==> flow/design.v <==
`timescale  1ns/1ns
`timescale  1ns/1ns
`timescale  1ns/1ns
`timescale  1ns/1ns
`timescale  1ns/1ns
`timescale  1ns/1ns
`timescale  1ns/1ns
`timescale  1ns/1ns
`timescale  1ns/1ns
`timescale 1ns / 1ps
module GRF(
    input [4:0] Address1,
    input [4:0] Address2,
    input [4:0] AdressWrite,
    input clk,
    input reset,
    input WE,
    input [31:0] WD,
	 input [31:0] PC,
    output [31:0] RD1,
    output [31:0] RD2
    );
	 reg [31:0] stack_reg [31:0];
	 assign RD1 = stack_reg[Address1];
	 assign RD2 = stack_reg[Address2];
	 integer i;
	 always @(posedge clk) begin
		if(reset==1) begin
			for(i=0;i<=31;i=i+1)begin
				stack_reg[i]<=0;
			end
		end
		else begin
			if(WE==1) begin
				if(AdressWrite!=0)begin
					stack_reg[AdressWrite]<=WD;
				end
				else stack_reg[AdressWrite]<=stack_reg[AdressWrite];
			end
			else stack_reg[AdressWrite]<=stack_reg[AdressWrite];
		end
	 end
	 initial begin
		for(i=0;i<=31;i=i+1)begin
				stack_reg[i]<=0;
		end
	 end
endmodule
# == Tool chain data of GRF ==
# Tool output for the design above, in the order of the flow.
# Line numbers count from 1 in the design file above.
# Operators carry their Yosys type and port widths (W data, S select, Z words).
# Library cell names are shortened.
# Not given: -
# setup
design,GRF
clock,clk
library,sky130hd
pvt_corner,tt_025C_1v80

# == After elaboration ==
# Source: Yosys, flattened and elaborated, memories not mapped. Widths are those after wreduce; folded enables and synchronous resets count as part of the registers. Registers that Yosys merges into a memory's read port (data or address) are not register bits. Print and check cells do not count. Equal cells are merged and count once.
# Yosys's memory passes give these memory sizes; they may raise the number of words (mostly to a power of two), join words into wider ones and drop unused or constant bits.
# word_totals
regBits,0
latch_bits,0
ram_bits,1024
romBits,0
n_memories,1
output_inout_bits,64
wordCells,27
# mem_list
name,size,width,line,source
stack_reg,32,32,23,reg [31:0] stack_reg [31:0];
# op_classes
addsub,0
mul,0
div_mod_pow,0
cmp,0
n_eq,2
n_shift,0
muxes,19
bitwise,2
reduce_and_logical,3
# ops
operator,count
$mux W32,10
$mux W1,9
$reduce_bool A5 Y1,1
$reduce_and A2 Y1,2
$ne A3 B3 Y1 const B,1
$or A1 B1 Y1,2
$ne A2 B2 Y1 const B,1

# == Depth ==
# Depth = most cells in a row (Yosys ltp): at word level without a register or memory, in the mapped netlist without a sequential cell, where the memories' decode and read muxes count.
# depth
depth_word,7
abc_area,0
depth_mapped,8
ltp_nobuf,5

# == Netlist ==
# The flow's flattened synthesis, as Yosys stat reports it; memories are mapped. The netlist is that of the ABC_AREA named above (0 if unset); the other value can give another one.
# mapped
mapped_cells,4606
mapped_area_mm2,0.0560087
sequential_area_mm2,0.0307495
ffs,1024
# types
type,count,area_total_um2
edfxtp_1,1024,3.07E+04
mux2i_1,1024,1.02E+04
and2_1,994,6.22E+03
a22oi_1,192,1.44E+03
a22o_1,128,1.12E+03
nand3_1,193,965.926
a21oi_1,192,960.922
clkbuf_1,245,919.632
nand2_1,196,735.706
buf_4,66,495.475
a31oi_1,64,400.384
buf_6,34,382.867
nor3_1,64,320.307
buf_2,57,285.274
or2_2,33,206.448
buf_1,26,97.594
nor2_4,7,78.826
clkbuf_2,15,75.072
# Other cell types: 13; their cells: 52.

# == Worst setup path after synthesis ==
# OpenSTA on the mapped netlist: ideal clock, no wires. The path of least setup slack (recovery checks aside). Input and output delay are each 20% of the period. Register names are those of the netlist, which keeps one name where synthesis merged equal registers.
# synth_path
path_type,input port to flip-flop
start,in reset
end,mem stack_reg[20][0]
tclk_ns,1.93
in_delay_ns,0.386
setup_time_ns,0.375
arrival_time_ns,1.661
setup_slack_ns,-0.105
path_delay_ns,1.650
stages,5
n_path_buf,1
period_less_setup_slack_ns,2.035
# "path_delay_ns" is the arrival time less input delay plus setup time.
# "stages": output pins that drive a net of the path, with the launching flip-flop's if there is one; two outputs of one cell count as two.
# "period_less_setup_slack_ns" is the clock period less the worst setup slack; recovery checks do not enter. This is arithmetic on one report: input and output delays are still those of the set period (20% each).
# The rows between start and end are the longest chain of elaborated cells between them; the timing report does not say that the signal goes this way. Where chains are equally long, one stands for them.
# Each line given opens the expression or statement behind the cell; cells for indexed reads and writes are added by Yosys, which also makes memories of some case tables.
# The path ends at the enable pin of a flip-flop; only ways to that pin are counted.
# synth_between
path_cell_list,nand2b_1 or3_1 buf_6 nor2_4 or2_2
elab_chain_cells,4
cone_cells,10
classes_between,eq/ne: 2; mux: 4; logic: 2; reduce/logical: 2
# synth_rtl
item,line,source
from (decl),16,"input reset,"
$ne A3 B3 Y1,-,
$reduce_and A2 Y1,-,
$or A1 B1 Y1 (2 in a row),-,
to (decl),23,reg [31:0] stack_reg [31:0];

# == Timing after layout ==
# From the final timing report of entry A: the path of least setup slack in the routed layout; clock arrival at registers is part of the times.
# layout_path
path_type,flip-flop to output port
start,mem stack_reg[7][11]
end,out RD2[11]
tclk_ns,1.56
out_delay_ns,0.31
arrival_time_ns,2.17
setup_slack_ns,-0.92
stages,8
n_path_buf,2
# The rows between start and end are the longest chain of elaborated cells between them; the timing report does not say that the signal goes this way. Where chains are equally long, one stands for them.
# A memory read counts as a cell of the chain, while the word-level depth stops at memories.
# layout_between
path_cell_list,edfxtp_1 buf_4 mux2i_1 a22o_1 nor3_2 a31oi_4 nand3_4 buf_6
elab_chain_cells,1
cone_cells,1
classes_between,memory: 1
# layout_rtl
item,line,source
from (decl),23,reg [31:0] stack_reg [31:0];
$mem_v2 Z32 W32,23,
to (decl),21,output [31:0] RD2

# Design GRF on sky130hd. What follows are 2 stored runs of the flow, each under its own settings; their order means nothing. The constraints put input and output delay at 20% of the set period each and load the outputs with 0.01 pF.
# "worst_path_allowed_less_slack_ns" = time allowed to the worst setup path (clock period - input delay - output delay, where it has them) - its slack; a late launch clock adds to it, a late capture clock takes from it.
# "final_power_uw": no workload was simulated; the value follows from the tool's default switching activity.
# Among the settings, . means not set for that run.
name,entry A,entry B
period_ns,1.56,2.39
CORE_UTILIZATION,45,49
PLACE_DENSITY,0.67,.
CORE_MARGIN,10,2
CELL_PAD_IN_SITES_DETAIL_PLACEMENT,0,.
TNS_END_PERCENT,95,.
CTS_CLUSTER_DIAMETER,68,.
CAP_MARGIN,0,20
SLEW_MARGIN,20,20
ys_area_mm2,0.0560087,0.0560087
cell_area_final_mm2,0.0691526,0.0719465
final_power_uw,67946,46103
worstSetupSlack_ns,-0.918,-0.314
die_mm2,0.138976,0.117026
worst_path_allowed_less_slack_ns,2.17,2.23
path_kind,flip-flop to output port,flip-flop to output port
